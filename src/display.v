==> flow/design.v <==
`timescale 1ns / 1ps
module display (
    input clk,
    input en,
    input rstn,
    input [31:0] data,
    output reg CA,
    output reg CB,
    output reg CC,
    output reg CD,
    output reg CE,
    output reg CF,
    output reg CG,
    output DP,
    output reg [7:0] AN
);
  parameter CLK_FREQUENCY = 100_000_000;
  localparam MAX_COUNTER = CLK_FREQUENCY / 1000;   
  reg [31:0] counter;   
  reg        one_ms;   
  reg [ 7:0] counter_AN;   
  reg [ 5:0] number_display;   
  assign DP = 1'b1;
  always @(posedge clk or negedge rstn) begin
    if (!rstn) begin
      counter <= 32'b0;
      one_ms  <= 1'b0;
    end else if (counter < MAX_COUNTER - 1) begin
      counter <= counter + 1'b1;
      one_ms  <= 1'b0;
    end else begin
      counter <= 32'b0;
      one_ms  <= 1'b1;
    end
  end
  always @(posedge clk or negedge rstn) begin
    if (!rstn) begin
      counter_AN <= 8'b0;
    end else if (one_ms) begin
      if (counter_AN < 8'd15) counter_AN <= counter_AN + 1'b1;
      else counter_AN <= 8'b0;
    end
  end
  always @(posedge clk or negedge rstn) begin
    if (!rstn) begin
      AN <= 8'b11111111;
      number_display <= 5'd16;
    end else if (en) begin
      case (counter_AN)
        8'd0: begin
          AN <= 8'b01111111;
          number_display <= {1'b0, data[31:28]};
        end
        8'd1: begin
          AN <= 8'b11111111;
          number_display <= 5'd16;
        end
        8'd2: begin
          AN <= 8'b10111111;
          number_display <= {1'b0, data[27:24]};
        end
        8'd3: begin
          AN <= 8'b11111111;
          number_display <= 5'd16;
        end
        8'd4: begin
          AN <= 8'b11011111;
          number_display <= {1'b0, data[23:20]};
        end
        8'd5: begin
          AN <= 8'b11111111;
          number_display <= 5'd16;
        end
        8'd6: begin
          AN <= 8'b11101111;
          number_display <= {1'b0, data[19:16]};
        end
        8'd7: begin
          AN <= 8'b11111111;
          number_display <= 5'd16;
        end
        8'd8: begin
          AN <= 8'b11110111;
          number_display <= {1'b0, data[15:12]};
        end
        8'd9: begin
          AN <= 8'b11111111;
          number_display <= 5'd16;
        end
        8'd10: begin
          AN <= 8'b11111011;
          number_display <= {1'b0, data[11:8]};
        end
        8'd11: begin
          AN <= 8'b11111111;
          number_display <= 5'd16;
        end
        8'd12: begin
          AN <= 8'b11111101;
          number_display <= {1'b0, data[7:4]};
        end
        8'd13: begin
          AN <= 8'b11111111;
          number_display <= 5'd16;
        end
        8'd14: begin
          AN <= 8'b11111110;
          number_display <= {1'b0, data[3:0]};
        end
        8'd15: begin
          AN <= 8'b11111111;
          number_display <= 5'd16;
        end
      endcase
    end else begin
      AN <= 8'b11111111;
      number_display <= 5'd16;
    end
  end
  always @(posedge clk or negedge rstn) begin
    if (!rstn) begin
      CG <= 1'b1;
      CF <= 1'b1;
      CE <= 1'b1;
      CD <= 1'b1;
      CC <= 1'b1;
      CB <= 1'b1;
      CA <= 1'b1;
    end else
      case (number_display)
        5'd0: begin
          CG <= 1'b1;
          CF <= 1'b0;
          CE <= 1'b0;
          CD <= 1'b0;
          CC <= 1'b0;
          CB <= 1'b0;
          CA <= 1'b0;
        end
        5'd1: begin
          CG <= 1'b1;
          CF <= 1'b1;
          CE <= 1'b1;
          CD <= 1'b1;
          CC <= 1'b0;
          CB <= 1'b0;
          CA <= 1'b1;
        end
        5'd2: begin
          CG <= 1'b0;
          CF <= 1'b1;
          CE <= 1'b0;
          CD <= 1'b0;
          CC <= 1'b1;
          CB <= 1'b0;
          CA <= 1'b0;
        end
        5'd3: begin
          CG <= 1'b0;
          CF <= 1'b1;
          CE <= 1'b1;
          CD <= 1'b0;
          CC <= 1'b0;
          CB <= 1'b0;
          CA <= 1'b0;
        end
        5'd4: begin
          CG <= 1'b0;
          CF <= 1'b0;
          CE <= 1'b1;
          CD <= 1'b1;
          CC <= 1'b0;
          CB <= 1'b0;
          CA <= 1'b1;
        end
        5'd5: begin
          CG <= 1'b0;
          CF <= 1'b0;
          CE <= 1'b1;
          CD <= 1'b0;
          CC <= 1'b0;
          CB <= 1'b1;
          CA <= 1'b0;
        end
        5'd6: begin
          CG <= 1'b0;
          CF <= 1'b0;
          CE <= 1'b0;
          CD <= 1'b0;
          CC <= 1'b0;
          CB <= 1'b1;
          CA <= 1'b0;
        end
        5'd7: begin
          CG <= 1'b1;
          CF <= 1'b1;
          CE <= 1'b1;
          CD <= 1'b1;
          CC <= 1'b0;
          CB <= 1'b0;
          CA <= 1'b0;
        end
        5'd8: begin
          CG <= 1'b0;
          CF <= 1'b0;
          CE <= 1'b0;
          CD <= 1'b0;
          CC <= 1'b0;
          CB <= 1'b0;
          CA <= 1'b0;
        end
        5'd9: begin
          CG <= 1'b0;
          CF <= 1'b0;
          CE <= 1'b1;
          CD <= 1'b0;
          CC <= 1'b0;
          CB <= 1'b0;
          CA <= 1'b0;
        end
        5'd10: begin
          CG <= 1'b0;
          CF <= 1'b0;
          CE <= 1'b0;
          CD <= 1'b1;
          CC <= 1'b0;
          CB <= 1'b0;
          CA <= 1'b0;
        end
        5'd11: begin
          CG <= 1'b0;
          CF <= 1'b0;
          CE <= 1'b0;
          CD <= 1'b0;
          CC <= 1'b0;
          CB <= 1'b1;
          CA <= 1'b1;
        end
        5'd12: begin
          CG <= 1'b1;
          CF <= 1'b0;
          CE <= 1'b0;
          CD <= 1'b0;
          CC <= 1'b1;
          CB <= 1'b1;
          CA <= 1'b0;
        end
        5'd13: begin
          CG <= 1'b0;
          CF <= 1'b1;
          CE <= 1'b0;
          CD <= 1'b0;
          CC <= 1'b0;
          CB <= 1'b0;
          CA <= 1'b1;
        end
        5'd14: begin
          CG <= 1'b0;
          CF <= 1'b0;
          CE <= 1'b0;
          CD <= 1'b0;
          CC <= 1'b1;
          CB <= 1'b1;
          CA <= 1'b0;
        end
        5'd15: begin
          CG <= 1'b0;
          CF <= 1'b0;
          CE <= 1'b0;
          CD <= 1'b1;
          CC <= 1'b1;
          CB <= 1'b1;
          CA <= 1'b0;
        end
        5'd16: begin
          CG <= 1'b1;
          CF <= 1'b1;
          CE <= 1'b1;
          CD <= 1'b1;
          CC <= 1'b1;
          CB <= 1'b1;
          CA <= 1'b1;
        end
      endcase
  end
endmodule
Tool chain data of display

The steps from the RTL of display to its reports follow in flow order.
Line numbers count from 1 in the design file above.
Operators: Yosys type, input widths -> output width; for muxes data width and select width s.
Library cell names are shortened.
A cell with - has no value.

Top: display
Clock: clk
Cell library: sky130hd
Library corner: tt_025C_1v80

Word-level counts

Counts by Yosys on the flattened word-level netlist (proc, flatten, opt, wreduce; memories kept). Register bits leave out memories and registers merged into their read ports (data or address). Print and check cells are left out. Cells with the same type and inputs are merged into one.

Magnitude comparators: 2
Shifts and indexed selects: 0
Div/mod/pow operators: 0
Bitwise operators: 0
Mux-type cells: 14
Add/sub/neg operators: 2
Reduce/logical cells: 24
Eq/ne operators: 32
$mul: 0

Operators with widths:

| operator              | count |
| $pmux 8 s9            | 1 |
| $eq 8x4->1 const B    | 8 |
| $pmux 6 s9            | 1 |
| $eq 6x4->1 const B    | 8 |
| $reduce_or 12->1      | 3 |
| $add 32x1->32 const B | 1 |
| $lt 32x17->1 const B  | 1 |
| $eq 8x3->1 const B    | 4 |
| $mux 32               | 1 |
| $eq 6x3->1 const B    | 4 |
| $reduce_or 11->1      | 2 |
| $reduce_or 10->1      | 2 |
| $eq 8x2->1 const B    | 2 |
| $mux 8                | 2 |
| $reduce_or 5->1       | 3 |
| $reduce_bool 2->1     | 7 |
| $reduce_or 7->1       | 2 |
| $pmux 1 s2            | 7 |
| $eq 6x2->1 const B    | 2 |
| $reduce_or 6->1       | 2 |
| $ne 10x2->1 const B   | 1 |
| $add 8x1->8 const B   | 1 |
| $eq 8x1->1 const B    | 1 |
| $lt 8x4->1 const B    | 1 |
| $logic_not 8->1       | 1 |
| $reduce_or 8->1       | 1 |
| $eq 6x1->1 const B    | 1 |
| $eq 6x5->1 const B    | 1 |

Other operator kinds: 3; their cells: 3.

Latch bits: 0
Output and inout port bits: 16
Register bits: 62
Bits in read-only memories: 0
Memories: 0
Bits in writable memories: 0
Word-level cells: 86
Input bits: 35
Word width x clocked read ports: 0

Depth

Longest topological path by Yosys (ltp), each cell counted once; first at word level (registers and memories cut), then after technology mapping (sequential cells cut; the memories' decode and read muxes count).

Depth in word-level cells: 4
ABC_AREA: 0
Gate-level depth with buffers: 7
Depth with buffers taken out: 6

Synthesis result

The flow's flattened synthesis, as Yosys stat reports it; memories are mapped. The netlist is that of the ABC_AREA named above (0 if unset); the other value can give another one.
Totals and module areas in this step are rounded.

Cells in the netlist: 312
Mapped area: 3130 um^2
Buffers: 17
Mapped flip-flops: 61

Cells by type:

| type     | count | area in all (um^2) |
| dfrtp_1  | 45    | 1126.08 |
| dfstp_2  | 16    | 420.403 |
| mux2i_1  | 10    | 100.096 |
| xnor2_1  | 11    | 96.342 |
| a21oi_1  | 18    | 90.086 |
| nand2_1  | 24    | 90.086 |
| nor2_1   | 22    | 82.579 |
| o21ai_0  | 16    | 80.077 |
| nor3_1   | 14    | 70.067 |
| nor3_2   | 7     | 70.067 |
| ha_1     | 5     | 62.56 |
| nor4_1   | 9     | 56.304 |
| xor2_1   | 6     | 52.55 |
| a221oi_1 | 5     | 43.792 |
| clkbuf_1 | 11    | 41.29 |
| a211oi_1 | 5     | 37.536 |
| a31oi_1  | 6     | 37.536 |
| nand4_1  | 6     | 37.536 |

Other cell types: 32; their cells: 76.

Path before layout

Source: OpenSTA report_checks on the synthesized netlist (no wires, ideal clock, input and output delay 20% of the period each), path of least setup slack; recovery checks are left aside. Register names are those of the netlist, which keeps one name where synthesis merged equal registers.

Path kind: flip-flop to flip-flop
From: register counter[0]
To: register counter[5]
Clock period: 2280 ps
Slack: 563 ps
Data arrival time: 1584 ps
Setup time: 133 ps
Path delay: 1717 ps
Launch time at the first pin: 0 ps
Stages: 7
Synthesis period reached: 1717 ps

"path delay" is the arrival time less input delay plus setup time.
"stages": output pins that drive a net of the path, with the launching flip-flop's if there is one; two outputs of one cell count as two.
"synthesis period reached" = period - worst setup slack (recovery checks aside). The figure is calculated, with input and output delays left at 20% of the set period.
Between the ends stands the longest chain of elaborated cells between them, by number of cells; it is not shown to be the way that was timed. Of several equally long chains one is given.
Each line given opens the expression or statement behind the cell; cells for indexed reads and writes are added by Yosys, which also makes memories of some case tables.
At most two assigning lines are given for a register; there are more.

Cell sequence: dfrtp_1 > ha_1 > and4_1 > nor4_1 > nor4_2 > buf_4 > nor3_1
Cells in the longest elaborated chain: 2

RTL lines, path post-synthesis:

| item               | line | RTL |
| start: declaration | 19   | `reg [31:0] counter;` |
| start: assignment  | 26   | `counter <= 32'b0;` |
| start: assignment  | 29   | `counter <= counter + 1'b1;` |
| $add 32x1->32      | 29   |  |
| $mux 32            | 28   | `end else if (counter < MAX_COUNTER - 1) begin` |
| end: assignment    | 26   |  |
| end: assignment    | 29   |  |
| end: declaration   | 19   |  |

Ticket comment

Settings of 2 stored flow runs for module display (sky130hd), not sorted in any way. The constraints put input and output delay at 20% of the set period each and load the outputs with 0.01 pF.
Among the settings, n/a means not set for that run.

| name                               | run 1 | run 2 |
| period_ns                          | 1.65  | 1.69  |
| CORE_UTILIZATION                   | 68    | 65    |
| SETUP_SLACK_MARGIN                 | -0.02 | 0.11  |
| PLACE_DENSITY_LB_ADDON             | 0.27  | 0.22  |
| HOLD_SLACK_MARGIN                  | 0.01  | n/a   |
| CORE_MARGIN                        | 8     | 2     |
| CELL_PAD_IN_SITES_GLOBAL_PLACEMENT | 3     | 2     |
| TNS_END_PERCENT                    | 5     | 5     |
| ABC_AREA                           | 0     | n/a   |
| CAP_MARGIN                         | 20    | 20    |
| SLEW_MARGIN                        | 20    | 25    |
| CELL_PAD_IN_SITES_DETAIL_PLACEMENT | n/a   | 2     |
| GPL_TIMING_DRIVEN                  | n/a   | 1     |
| GPL_ROUTABILITY_DRIVEN             | n/a   | 0     |
| CTS_CLUSTER_DIAMETER               | n/a   | 193   |

Run 1: no results, placement failed with FLW-0024
Run 2: no results, placement failed with FLW-0024
